==> flow/design.v <==
`timescale 1ns / 1ps
module source(clk,rst,entered_pin,ammount_entered,OP,IC,CS,MT,blance,pin,y0,y1,y2,y3,y4,y5,y6,y7,y8,y9,y10,y11);
input wire clk,rst,IC,CS,MT;  
input wire [1:0] entered_pin;
input wire [1:0] ammount_entered;
input wire [1:0] OP;  
output reg y0,y1,y2,y3,y4,y5,y6,y7,y8,y9,y10,y11;
input wire [1:0] blance;
input wire  [1:0] pin;
reg [1:0] blance_reg;
reg [1:0] pin_reg;
localparam [3:0] idle_state=4'b0000,  
					  scan_card=4'b0001,   
					  enter_pin=4'b0010,   
					  option_select=4'b0011,  
					  invalid=4'b0100,      
					  withdraw=4'b0101,   
					  blance_check=4'b0110,   
					  deposit=4'b0111,     
					  money_withdraw=4'b1000,   
					  blance_show=4'b1001,   
					  money_deposited=4'b1010,   
					  anything_else=4'b1011;   
reg [3:0] current_state, next_state;
always @(posedge clk or negedge rst)
begin
	if(!rst)
	begin
		current_state<=idle_state;
		end
	else
		current_state<=next_state;
end
always @(*)
begin
y0 <= 0;
		y1 <= 0; 
		y2 <= 0;
		y3 <= 0;
		y4 <= 0;
		y5 <= 0;
		y6 <= 0;
		y7 <= 0;
		y8 <= 0;
		y9 <= 0;
		y10 <= 0;
		y11 <= 0;
next_state <= current_state;
blance_reg <= blance;
pin_reg <= pin;
case(current_state)
		idle_state:begin
							if(IC)
								begin
								next_state <= scan_card;
								y1 <= 1;
								end
							else
								begin
								next_state <= idle_state;
								y0 <= 1;
								end
					  end
		scan_card: begin
							if(CS)
								begin
								next_state <= enter_pin;
								y2 <= 1;
								end
							else
								begin
								next_state <= idle_state;
								y0 <= 1;
								end
					  end
		enter_pin: begin
							if(entered_pin == pin_reg)
								begin
									next_state <= option_select;
									y3 <= 1;
								end
							else
								begin
								next_state <= invalid;
								y4 <= 1;
								end
					  end
		invalid: begin
						next_state <= idle_state;
						y0 <= 1;
					end
		option_select:begin
							if(OP == 2'b10)
								begin
								next_state <= withdraw;
								y5 <= 1;
								end
							else if(OP == 2'b01)
								begin
								next_state <= blance_check;
								y6 <= 1;
								end
							else if(OP == 2'b11)
								begin
								next_state <= deposit;
								y7 <= 1;
								end
							else
								begin
								next_state <= invalid;
								y4 <= 1;
								end
						  end
		withdraw: begin
							if(ammount_entered <= blance_reg) 		 
								begin
								next_state <= money_withdraw;
								y8 <= 1;
								end
							else
								begin
								next_state <= invalid;
								y4 <= 1;
								end
					 end
		blance_check: begin
							next_state <= blance_show;
							y9 <= 1;
						  end
		deposit: begin
							if(ammount_entered <= 11)  
								begin
								next_state <= money_deposited;
								y10 <= 1;
								end
							else
								begin
								next_state <= invalid;
								y4 <= 1;
								end
					end
		money_withdraw: begin
								next_state <= anything_else;
								y11 <= 1;
							 end
		blance_show: begin
							next_state <= anything_else;
							y11 <= 1;
						 end
		money_deposited: begin
									next_state <= anything_else;
									y11 <= 1;
							  end
		anything_else: begin
								if(MT)
									begin
									next_state <= option_select;
									y3 <= 1;
									end
								else
									begin
									next_state <= idle_state;
									y0 <= 1;
									end
							end
endcase
end
endmodule
# Reports on source
# The steps from the RTL of source to its reports follow in flow order.
# Line numbers count from 1 in the design file above.
# Operators: Yosys type, input widths -> output width; for muxes data width and select width s.
# Library cell names are shortened.
# A cell with -- has no value.
[setup]
top_module = "source"
clock_port = "clk"
library = "sky130hd"
pvt_corner = "tt_025C_1v80"

# Word-level counts
# Source: Yosys, flattened and elaborated, memories not mapped. Widths are those after wreduce. Registers that Yosys merges into a memory's read port (data or address) are not register bits. Print and check cells do not count.
[bits]
inputBits = 15
register_bits = 4
[classes]
eq_ne = 15
muxes = 43
reduce_logical = 3
n_cmp = 2
[op_table]
columns = ["operator", "n"]
rows = [
  ["$pmux 4 s10", 1],
  ["$mux 1", 31],
  ["$eq 4x3->1 const B", 4],
  ["$eq 4x4->1 const B", 4],
  ["$reduce_bool 10->1", 1],
  ["$mux 2", 5],
  ["$eq 4x2->1 const B", 2],
  ["$pmux 1 s4", 2],
  ["$mux 4", 2],
  ["$eq 2x2->1 const B", 2],
  ["$le 2x4->1 const B", 1],
  ["$eq 4x1->1 const B", 1],
  ["$logic_not 4->1", 1],
  ["$reduce_or 3->1", 1],
  ["$mux 3", 1],
  ["$eq 2x1->1 const B", 1],
  ["$le 2x2->1", 1],
  ["$eq 2x2->1", 1],
  ["$pmux 1 s2", 1],
]

# Depth
# Longest topological path by Yosys (ltp), each cell counted once; first at word level (registers and memories cut), then after technology mapping (sequential cells cut; the memories' decode and read muxes count).
[depth]
ltp_word = 5
abc_area = 0
ltp_mapped = 5

# Netlist
# Yosys stat after the flow's synthesis: flattened, memories mapped to cells. It holds for the ABC_AREA given above (unset counts as 0); a run with the other value may have another netlist.
[by_type]
columns = ["cell", "n", "area_total_um2"]
rows = [
  ["dfrtp_1", 11, 275.264],
  ["dfstp_2", 1, 26.275],
  ["ha_1", 2, 25.024],
  ["and2_1", 3, 18.768],
  ["a22o_1", 2, 17.517],
  ["o311ai_1", 2, 17.517],
  ["xor2_1", 2, 17.517],
  ["inv_1", 4, 15.014],
  ["nand2b_1", 2, 12.512],
  ["nand3_1", 2, 10.01],
  ["nand2_1", 2, 7.507],
  ["nor2_1", 2, 7.507],
  ["nor3b_1", 1, 7.507],
  ["o211ai_1", 1, 7.507],
  ["and3_1", 1, 6.256],
  ["nor2b_1", 1, 6.256],
  ["or3_1", 1, 6.256],
  ["a21oi_1", 1, 5.005],
]
# Other cell types: 2; their cells: 2.
[mapped]
seqArea_mm2 = 0.0003015
stdcells = 43
flip_flops = 12
area_mm2 = 0.0004992
n_buf = 0

# Worst setup path after synthesis
# Path of least setup slack by OpenSTA after synthesis, without wires, with an ideal clock, recovery checks aside; 20% of the period is set as input and as output delay. Where synthesis merged equal registers, the netlist keeps one of their names.
[synth_path]
path_kind = "input port to output port"
startpoint = "in blance[1]"
endpoint = "out y4"
delay_ns = 0.781
slack_ns = 0.497
path_buffers = 0
arrival_time_ns = 1.207
period_ns = 2.13
in_delay_ns = 0.426
stages = 5
launch_ns = 0.426
period_less_setup_slack_ns = 1.633
# "delay_ns" is the arrival time less input delay plus setup time.
# A path that ends at an output port has no setup time.
# "stages": output pins that drive a net of the path, with the launching flip-flop's if there is one; two outputs of one cell count as two.
# "period_less_setup_slack_ns" = period - worst setup slack (recovery checks aside). The figure is calculated, with input and output delays left at 20% of the set period.
# The rows between start and end are the longest chain of elaborated cells between them; the timing report does not say that the signal goes this way. Where chains are equally long, one stands for them.
# Each line given opens the expression or statement behind the cell; cells for indexed reads and writes are added by Yosys, which also makes memories of some case tables.
[synth_between]
path_cell_list = "inv_1 > ha_1 > nor2b_1 > o211ai_1 > o311ai_1"
elab_chain_cells = 3
[synth_rtl]
columns = ["element", "line_no", "text"]
rows = [
  ["start, declared", 8, "input wire [1:0] blance;"],
  ["$le 2x2->1", 115, "if(ammount_entered <= blance_reg)"],
  ["$mux 1", 115, ""],
  ["$pmux 1 s4", 51, "case(current_state)"],
  ["end, declared", 7, "output reg y0,y1,y2,y3,y4,y5,y6,y7,y8,y9,y10,y11;"],
]

--- runs ---
Design source on sky130hd. What follows are 2 stored runs of the flow, each under its own settings; their order means nothing. The constraints put input and output delay at 20% of the set period each and load the outputs with 0.01 pF.

# run A
==> flow/run.sh <==
#!/bin/bash
# the make line also repeats the synthesis and layout settings of config.mk as NAME=value (left out here)
make -C /OpenROAD-flow-scripts/flow DESIGN_CONFIG=/design/flow/config.mk WORK_HOME=/design/flow/orfs CLKGATE_MAP_FILE= finish
==> flow/config.mk <==
export PLATFORM = sky130hd
export DESIGN_NAME = source
export DESIGN_NICKNAME = source
export VERILOG_FILES = /design/flow/design.v
export SDC_FILE = /design/flow/constraint.sdc
export NUM_CORES = 4
export LEC_CHECK = 0
export CAP_MARGIN = 20
export CELL_PAD_IN_SITES_DETAIL_PLACEMENT = 1
export CORE_MARGIN = 2
export CORE_UTILIZATION = 40
export GPL_ROUTABILITY_DRIVEN = 0
export GPL_TIMING_DRIVEN = 0
export PLACE_DENSITY = 0.9
export SETUP_SLACK_MARGIN = 0.2
export SLEW_MARGIN = 20
==> flow/constraint.sdc <==
create_clock -name core_clock -period 1.45 [get_ports {clk}]
set_input_delay 0.2900 -clock core_clock [delete_from_list [all_inputs] [get_ports {clk}]]
set_output_delay 0.2900 -clock core_clock [all_outputs]
set_load 0.01 [all_outputs]

==> run A: results <==
outcome="no final report: clock tree synthesis broke off with DPL-0033"

# run B
==> flow/run.sh <==
#!/bin/bash
# the make line also repeats the synthesis and layout settings of config.mk as NAME=value (left out here)
make -C /OpenROAD-flow-scripts/flow DESIGN_CONFIG=/design/flow/config.mk WORK_HOME=/design/flow/orfs CLKGATE_MAP_FILE= finish
==> flow/config.mk <==
export PLATFORM = sky130hd
export DESIGN_NAME = source
export DESIGN_NICKNAME = source
export VERILOG_FILES = /design/flow/design.v
export SDC_FILE = /design/flow/constraint.sdc
export NUM_CORES = 4
export LEC_CHECK = 0
export ABC_AREA = 1
export CAP_MARGIN = 40
export CELL_PAD_IN_SITES_DETAIL_PLACEMENT = 0
export CORE_MARGIN = 9
export CORE_UTILIZATION = 48
export GPL_ROUTABILITY_DRIVEN = 0
export PLACE_DENSITY = 0.66
export SLEW_MARGIN = 20
export TNS_END_PERCENT = 45
==> flow/constraint.sdc <==
create_clock -name core_clock -period 1.7 [get_ports {clk}]
set_input_delay 0.3400 -clock core_clock [delete_from_list [all_inputs] [get_ports {clk}]]
set_output_delay 0.3400 -clock core_clock [all_outputs]
set_load 0.01 [all_outputs]

==> run B: results <==
outcome="no final report: routing broke off with DPL-0033"
--- end ---
